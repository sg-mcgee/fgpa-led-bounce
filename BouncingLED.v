==> flow/design.v <==
`timescale 1ns/1ps
module BouncingLED(
	input CLOCK_50,
	input [2:0] KEY,
	output reg [9:0] LEDR,
	output [7:0] HEX0,
	output [7:0] HEX1,
	output [7:0] HEX2,
	output [7:0] HEX3
	);
	reg [1:0] KEY_sync, KEY_A, KEY_B;
	wire KEY_0, KEY_1;
	assign KEY_0 = KEY_sync[0];
	assign KEY_1 = KEY_sync[1];
	reg signed [31:0] velocity;
	localparam signed [31:0] delta_velocity_low = 32'sd3355; 
	localparam signed [31:0] delta_velocity_high = 32'sd3356; 
	reg [7:0] seconds_passed;
	wire time_step;
	reg time_step_reg;
	reg delta_switch_flag;
	wire [7:0] position_msb;
	assign position_msb = position[31:24];
	wire [7:0] velocity_msb;
	assign velocity_msb = velocity[31:24];
	localparam signed [31:0] FLOOR = 32'sd0;
	localparam signed [31:0] CEIL = 32'sd10;
	reg signed [31:0] position;
	always @(posedge CLOCK_50) begin
		KEY_sync <= KEY_B;
		KEY_B <= KEY_A;
		KEY_A <= KEY;
	end
	wire KEY_1_Edge;
	always @(posedge CLOCK_50) begin
		time_step_reg <= time_step;
		if (!KEY_0) begin  
			position <= 32'sd1000;
			velocity <= 32'sh03000000;
		end
		if (KEY_1_Edge)  
			velocity <= (velocity <= 32'sb0) ? 32'sh03000000 : velocity + 32'sh03000000;  
		if (time_step_reg) begin
			if (delta_switch_flag) begin
				velocity <= velocity - delta_velocity_low;
				delta_switch_flag <= !delta_switch_flag;
			end else begin
				velocity <= velocity - delta_velocity_high;
				delta_switch_flag <= ~delta_switch_flag;
			end
			position <= position + (velocity >>> 16);  
			if ((position <= FLOOR) && (velocity < 0)) begin
				velocity <= -((velocity >>> 2) * 3);  
				position <= 32'sh00000100;
			end
			if (position < 32'sb0)
				position <= 32'sb0;
			if ((position_msb >= CEIL) && (velocity > 0)) begin
				velocity <= -(velocity);
				position[31:24] <= CEIL - 1'b1;
			end
		end		
	end
	always @(*) begin  
		if (position < 32'sd1677721 * 1)
			LEDR[9:0] = 10'b0000000001;
		else if (position < 32'sd1677721 * 2)
			LEDR[9:0] = 10'b0000000010;
		else if (position < 32'sd1677721 * 3)
			LEDR[9:0] = 10'b0000000100;
		else if (position < 32'sd1677721 * 4)
			LEDR[9:0] = 10'b0000001000;
		else if (position < 32'sd1677721 * 5)
			LEDR[9:0] = 10'b0000010000;
		else if (position < 32'sd1677721 * 6)
			LEDR[9:0] = 10'b0000100000;
		else if (position < 32'sd1677721 * 7)
			LEDR[9:0] = 10'b0001000000;
		else if (position < 32'sd1677721 * 8)
			LEDR[9:0] = 10'b0010000000;
		else if (position < 32'sd1677721 * 9)
			LEDR[9:0] = 10'b0100000000;
		else
			LEDR[9:0] = 10'b1000000000;
	end
	EdgeDetector Key1_EdgeDetector(
		.CLOCK_50(CLOCK_50),
		.Signal(KEY_1),
		.Edge(KEY_1_Edge)
	);
	Timer_20_48us Timer_20_48us(
		.CLOCK_50(CLOCK_50),
		.Rollover(time_step),
		.Reset(!KEY[0]),
		);
	HEXDisplay HEX0Display(
		.HexInput(position_msb[3:0]),
		.DisplayOut(HEX0)
		);
	HEXDisplay HEX1Display(
		.HexInput(position_msb[7:4]),
		.DisplayOut(HEX1)
		);
	HEXDisplay HEX2Display(
		.HexInput(velocity_msb[3:0]),
		.DisplayOut(HEX2)
		);
	HEXDisplay HEX3Display(
		.HexInput(velocity_msb[7:4]),
		.DisplayOut(HEX3)
		);
endmodule
`timescale 1ns/1ps
module EdgeDetector(
	input Signal,
	input CLOCK_50,
	output reg Edge
	);
	reg CurrentInput, OneClockDelay;
	always @(posedge CLOCK_50) begin
		CurrentInput <= Signal;
		OneClockDelay <= CurrentInput;
	end
	always @(posedge CLOCK_50) begin
	 	Edge = (CurrentInput & ~OneClockDelay) ? 1'b1 : 1'b0;
	end
endmodule
`timescale 1ns/1ps
module HEXDisplay(
	input [3:0] HexInput,
	output reg [7:0] DisplayOut
	);
	always @(*) begin
		case(HexInput)
			4'b0000: DisplayOut = ~8'b00111111;
			4'b0001: DisplayOut = ~8'b00000110;
			4'b0010: DisplayOut = ~8'b01011011;
			4'b0011: DisplayOut = ~8'b01001111;
			4'b0100: DisplayOut = ~8'b01100110;
			4'b0101: DisplayOut = ~8'b01101101;
			4'b0110: DisplayOut = ~8'b01111101;
			4'b0111: DisplayOut = ~8'b00000111;
			4'b1000: DisplayOut = ~8'b01111111;
			4'b1001: DisplayOut = ~8'b01100111;
			4'b1010: DisplayOut = ~8'b01110111;
			4'b1011: DisplayOut = ~8'b01111100;
			4'b1100: DisplayOut = ~8'b00111001;
			4'b1101: DisplayOut = ~8'b01011110;
			4'b1110: DisplayOut = ~8'b01111001;
			4'b1111: DisplayOut = ~8'b01110001;
			default: DisplayOut = ~8'b01101010;
		endcase
	end
endmodule
`timescale 1ns/1ps
module Timer_20_48us(
	input CLOCK_50, Reset,
	output reg [25:0] Count, Rollover
	);
	always @(posedge CLOCK_50) begin
		Rollover <= 1'b0;
		if (Reset) begin
			Count <= 26'b0;
			Rollover <= 1'b0;
		end else
			Count <= Count + 26'b1;
		if (Count >= 1024) begin
			Rollover <= 1'b1;
			Count <= 26'b0;
		end
	end
endmodule
# Tool chain data of BouncingLED
# The steps from the RTL of BouncingLED to its reports follow in flow order.
# Line numbers count from 1 in the design file above.
# Library cell names are shortened.
# Not given: n/a
[setup]
design = "BouncingLED"
clock = "CLOCK_50"
library = "sky130hd"
corner = "tt_025C_1v80"

# Word level
# Source: Yosys, flattened and elaborated, memories not mapped. Widths are those after wreduce. Print and check cells do not count. Equal cells are merged and count once.
# Yosys's memory passes give these memory sizes; they may raise the number of words (mostly to a power of two), join words into wider ones and drop unused or constant bits.
[bits]
regBits = 102
latch_bits = 0
ramBits = 0
romBits = 448
clocked_rd_ports_x_width = 28
memories = 4
output_inout_bits = 42
wordCells = 82
[classes]
add_sub_neg = 7
multipliers = 1
div_mod_pow = 0
n_cmp = 16
equal = 2
shift = 0
mux = 32
n_logic = 4
reduce_and_logical = 4
[mem_list]
columns = ["memory", "size", "width", "rd", "write_ports", "line_no", "source"]
rows = [
  ["(no name shown)", 16, 7, 1, 0, 134, "case(HexInput)"],
  ["(no name shown)", 16, 7, 1, 0, 134, ""],
  ["(no name shown)", 16, 7, 1, 0, 134, ""],
  ["(no name shown)", 16, 7, 1, 0, 134, ""],
]
[ops]
columns = ["cell", "n"]
rows = [
  ["2-to-1 mux 32 bit", 7],
  ["< comparator 32 x 25 -> 1 bit (second input constant)", 4],
  ["multiplier 30 x 3 -> 32 bit (second input constant)", 1],
  ["< comparator 32 x 24 -> 1 bit (second input constant)", 3],
  ["2-to-1 mux 24 bit", 4],
  ["2-to-1 mux 10 bit", 9],
  ["<= comparator 32 x 1 -> 1 bit (second input constant)", 2],
  ["< comparator 32 x 1 -> 1 bit (second input constant)", 2],
  ["subtractor 32 x 13 -> 32 bit (second input constant)", 2],
  ["negator 32 bit", 2],
  ["2-to-1 mux 8 bit", 5],
  ["greater-than comparator 32 x 1 -> 1 bit (second input constant)", 1],
  ["adder 32 x 16 -> 32 bit", 1],
  ["< comparator 32 x 22 -> 1 bit (second input constant)", 1],
  ["< comparator 32 x 23 -> 1 bit (second input constant)", 1],
  ["adder 32 x 27 -> 32 bit (second input constant)", 1],
  ["adder 26 x 1 -> 26 bit (second input constant)", 1],
  ["greater-or-equal comparator 26 x 11 -> 1 bit (second input constant)", 1],
  ["2-to-1 mux 4 bit", 4],
  ["greater-or-equal comparator 8 x 4 -> 1 bit (second input constant)", 1],
  ["inverter 1 bit", 3],
  ["inequality test 3 x 1 -> 1 bit (second input constant)", 1],
  ["2-to-1 mux 1 bit", 3],
  ["logical AND 1 bit", 2],
  ["inequality test 2 x 1 -> 1 bit (second input constant)", 1],
  ["OR reduction 2 bit", 1],
  ["AND 1 bit", 1],
  ["zero test 1 bit", 1],
]

# Logic depth
# Yosys ltp: most cells in a row. Word level: on the elaborated netlist, between registers, memories and ports. Mapped: between sequential cells and ports; inverters and the memories' decode and read muxes count.
[logic_depth]
depth_word = 10
abc_area = 0
ltp_mapped = 21

# Netlist
# Yosys stat after the flow's synthesis: flattened, memories mapped to cells. It holds for the ABC_AREA given above (unset counts as 0); a run with the other value may have another netlist.
# Totals and module areas in this step are rounded.
[types]
columns = ["type", "n"]
rows = [
  ["ha_1", 187],
  ["edfxtp_1", 65],
  ["dfxtp_1", 65],
  ["xnor2_1", 68],
  ["a21oi_1", 114],
  ["inv_1", 131],
  ["nor2_1", 129],
  ["nand2_1", 122],
  ["o21ai_0", 54],
  ["nand3_1", 45],
  ["xor2_1", 25],
  ["a21o_1", 27],
  ["and3_1", 30],
  ["nand4_1", 24],
  ["nor3_1", 30],
  ["clkbuf_1", 39],
  ["mux2i_1", 14],
  ["a31oi_1", 19],
]
# Not listed: further types 70, cells in them 295.
[synth_totals]
stdcells = 1483
area_um2 = 12300
ffs = 130
buffers = 56
# By module: a second synthesis without flattening, with its own total; a netlist apart from the flattened one above.
[unflattened]
cells_unflattened = 1402
area_unflattened_um2 = 11600
# Each row is one instance without its submodules.
[by_module]
columns = ["mod", "instances", "cells", "mod_area_um2", "seq_area_um2"]
rows = [
  ["BouncingLED", 1, 1150, 9340, 2090],
  ["HEXDisplay", 4, 37, 279, 0.0],
  ["Timer_20_48us", 1, 100, 1030, 541],
  ["EdgeDetector", 1, 4, 73.8, 60.1],
]

# Worst setup path after synthesis
# OpenSTA on the mapped netlist: ideal clock, no wires. The path of least setup slack (recovery checks aside). Input and output delay are each 20% of the period. Register names are those of the netlist, which keeps one name where synthesis merged equal registers.
[synth_timing]
path_kind = "reg-to-reg"
from = "register velocity[31]"
to = "register (name not given)"
clock_period_ns = 5.0
setup_time_ns = 0.120
launch_ns = 0.000
t_arrival_ns = 4.418
t_required_ns = 4.880
path_slack_ns = 0.463
delay_ns = 4.538
stages = 18
n_path_buf = 3
period_less_setup_slack_ns = 4.537
# "delay_ns" = arrival - input delay + setup time.
# "stages" counts driving pins, that of a launching flip-flop among them; a cell with two outputs on the path counts twice.
# "period_less_setup_slack_ns" is the clock period less the worst setup slack; recovery checks do not enter. This is arithmetic on one report: input and output delays are still those of the set period (20% each).
# Between the ends stands the longest chain of elaborated cells between them, by number of cells; it is not shown to be the way that was timed. Of several equally long chains one is given.
# A line is the first line of the expression or statement that the cell stems from. Yosys adds cells for indexed reads and writes and turns some case tables into memories.
# A register here has more assigning lines than the two given.
[synth_between]
path_cell_list = "edfxtp_1 > clkbuf_1 > inv_1 > ha_1 > inv_1 > ha_1 > ha_1 > clkbuf_1 > nand2_1 > o21ai_0 > or4_1 > o41ai_1 > mux2i_1 > a31oi_1 > o31ai_1 > buf_2 > nor3_1 > a211o_1"
elab_chain_len = 6
[synth_lines]
columns = ["element", "line_no", "source"]
rows = [
  ["from (decl)", 15, "reg signed [31:0] velocity;"],
  ["from (assign)", 42, "velocity <= (velocity <= 32'sb0) ? 32'sh03000000 : velocity + 32'sh03000000;"],
  ["from (assign)", 45, "velocity <= velocity - delta_velocity_low;"],
  ["multiplier 30 x 3 -> 32 bit", 53, "velocity <= -((velocity >>> 2) * 3);"],
  ["negator 32 bit", 53, ""],
  ["2-to-1 mux 32 bit", 52, "if ((position <= FLOOR) && (velocity < 0)) begin"],
  ["2-to-1 mux 32 bit", 58, "if ((position_msb >= CEIL) && (velocity > 0)) begin"],
  ["2-to-1 mux 32 bit", 43, "if (time_step_reg) begin"],
  ["2-to-1 mux 4 bit", "n/a", ""],
]

# Worst path after layout
# Path of least setup slack in the final report of entry A (OpenROAD, finished layout, wires in). Where an end is a register, its clock arrival counts in the times.
[layout_timing]
path_kind = "reg-to-reg"
from = "register velocity[2]"
to = "register (name not given)"
clock_period_ns = 4.71
setup_time_ns = 0.10
launch_ns = 0.42
t_arrival_ns = 4.75
t_required_ns = 5.03
path_slack_ns = 0.28
stages = 18
n_path_buf = 1
# Between the ends stands the longest chain of elaborated cells between them, by number of cells; it is not shown to be the way that was timed. Of several equally long chains one is given.
# A register here has more assigning lines than the two given.
[layout_between]
path_cell_list = "edfxtp_1 > inv_1 > ha_1 > ha_1 > or2_2 > ha_1 > nand4_1 > a21oi_1 > o211ai_1 > nand2_1 > a21oi_2 > buf_4 > xor2_1 > a221oi_1 > o21ai_1 > ha_1 > mux2i_1 > o221a_2"
elab_chain_len = 6
[layout_lines]
columns = ["element", "line_no", "source"]
rows = [
  ["from (decl)", 15, "reg signed [31:0] velocity;"],
  ["from (assign)", 42, "velocity <= (velocity <= 32'sb0) ? 32'sh03000000 : velocity + 32'sh03000000;"],
  ["from (assign)", 45, "velocity <= velocity - delta_velocity_low;"],
  ["multiplier 30 x 3 -> 32 bit", 53, "velocity <= -((velocity >>> 2) * 3);"],
  ["negator 32 bit", 53, ""],
  ["2-to-1 mux 32 bit", 52, "if ((position <= FLOOR) && (velocity < 0)) begin"],
  ["2-to-1 mux 32 bit", 58, "if ((position_msb >= CEIL) && (velocity > 0)) begin"],
  ["2-to-1 mux 32 bit", 43, "if (time_step_reg) begin"],
  ["2-to-1 mux 4 bit", "n/a", ""],
]

Lab notebook: BouncingLED

BouncingLED through Yosys and OpenROAD on sky130hd: 2 stored runs, unordered, with their settings and measured results. The constraints put input and output delay at 20% of the set period each and load the outputs with 0.01 pF.
By "achieved_clock_period_ns" is meant the clock period of the run minus its worst setup slack. This is arithmetic on one report: input and output delays are still those of the set period (20% each).
By "timing.worst_path_ns" is meant the share of the clock period that the worst setup path is allowed (20% is reserved at inputs, 20% at outputs), minus its slack. Clock arrival times at its registers enter into it.
Measured values are rounded.

# entry A
==> flow/run.sh <==
#!/bin/bash
# the make line also repeats the synthesis and layout settings of config.mk as NAME=value (left out here)
make -C /OpenROAD-flow-scripts/flow DESIGN_CONFIG=/design/flow/config.mk WORK_HOME=/design/flow/orfs CLKGATE_MAP_FILE= finish
==> flow/config.mk <==
export PLATFORM = sky130hd
export DESIGN_NAME = BouncingLED
export DESIGN_NICKNAME = BouncingLED
export VERILOG_FILES = /design/flow/design.v
export SDC_FILE = /design/flow/constraint.sdc
export NUM_CORES = 4
export LEC_CHECK = 0
export CAP_MARGIN = 20
export CORE_MARGIN = 2
export CORE_UTILIZATION = 57
export SLEW_MARGIN = 20
==> flow/constraint.sdc <==
create_clock -name core_clock -period 4.71 [get_ports {CLOCK_50}]
set_input_delay 0.9420 -clock core_clock [delete_from_list [all_inputs] [get_ports {CLOCK_50}]]
set_output_delay 0.9420 -clock core_clock [all_outputs]
set_load 0.01 [all_outputs]

==> entry A: results <==
cell_area_final_um2=14000
post_synth_area_um2=12300
timing.worst_path_ns=4.43
critical_path_type="reg-to-reg"
worst_setup_slack_ns=0.280
tns_ns=0.000
achieved_clock_period_ns=4.430
final_die_area_um2=22800
hold_ws_ns=0.327
utilization_pct=66.3

# entry B
==> flow/run.sh <==
#!/bin/bash
# the make line also repeats the synthesis and layout settings of config.mk as NAME=value (left out here)
make -C /OpenROAD-flow-scripts/flow DESIGN_CONFIG=/design/flow/config.mk WORK_HOME=/design/flow/orfs CLKGATE_MAP_FILE= finish
==> flow/config.mk <==
export PLATFORM = sky130hd
export DESIGN_NAME = BouncingLED
export DESIGN_NICKNAME = BouncingLED
export VERILOG_FILES = /design/flow/design.v
export SDC_FILE = /design/flow/constraint.sdc
export NUM_CORES = 4
export LEC_CHECK = 0
export CAP_MARGIN = 20
export CELL_PAD_IN_SITES_DETAIL_PLACEMENT = 2
export CORE_MARGIN = 2
export CORE_UTILIZATION = 55
export CTS_CLUSTER_DIAMETER = 153
export GPL_TIMING_DRIVEN = 0
export MAX_ROUTING_LAYER = met4
export PLACE_DENSITY_LB_ADDON = 0.08
export SETUP_SLACK_MARGIN = 0.37
export SLEW_MARGIN = 20
==> flow/constraint.sdc <==
create_clock -name core_clock -period 3.31 [get_ports {CLOCK_50}]
set_input_delay 0.6620 -clock core_clock [delete_from_list [all_inputs] [get_ports {CLOCK_50}]]
set_output_delay 0.6620 -clock core_clock [all_outputs]
set_load 0.01 [all_outputs]

==> entry B: results <==
outcome="stopped before the end: placement reported DPL-0033"
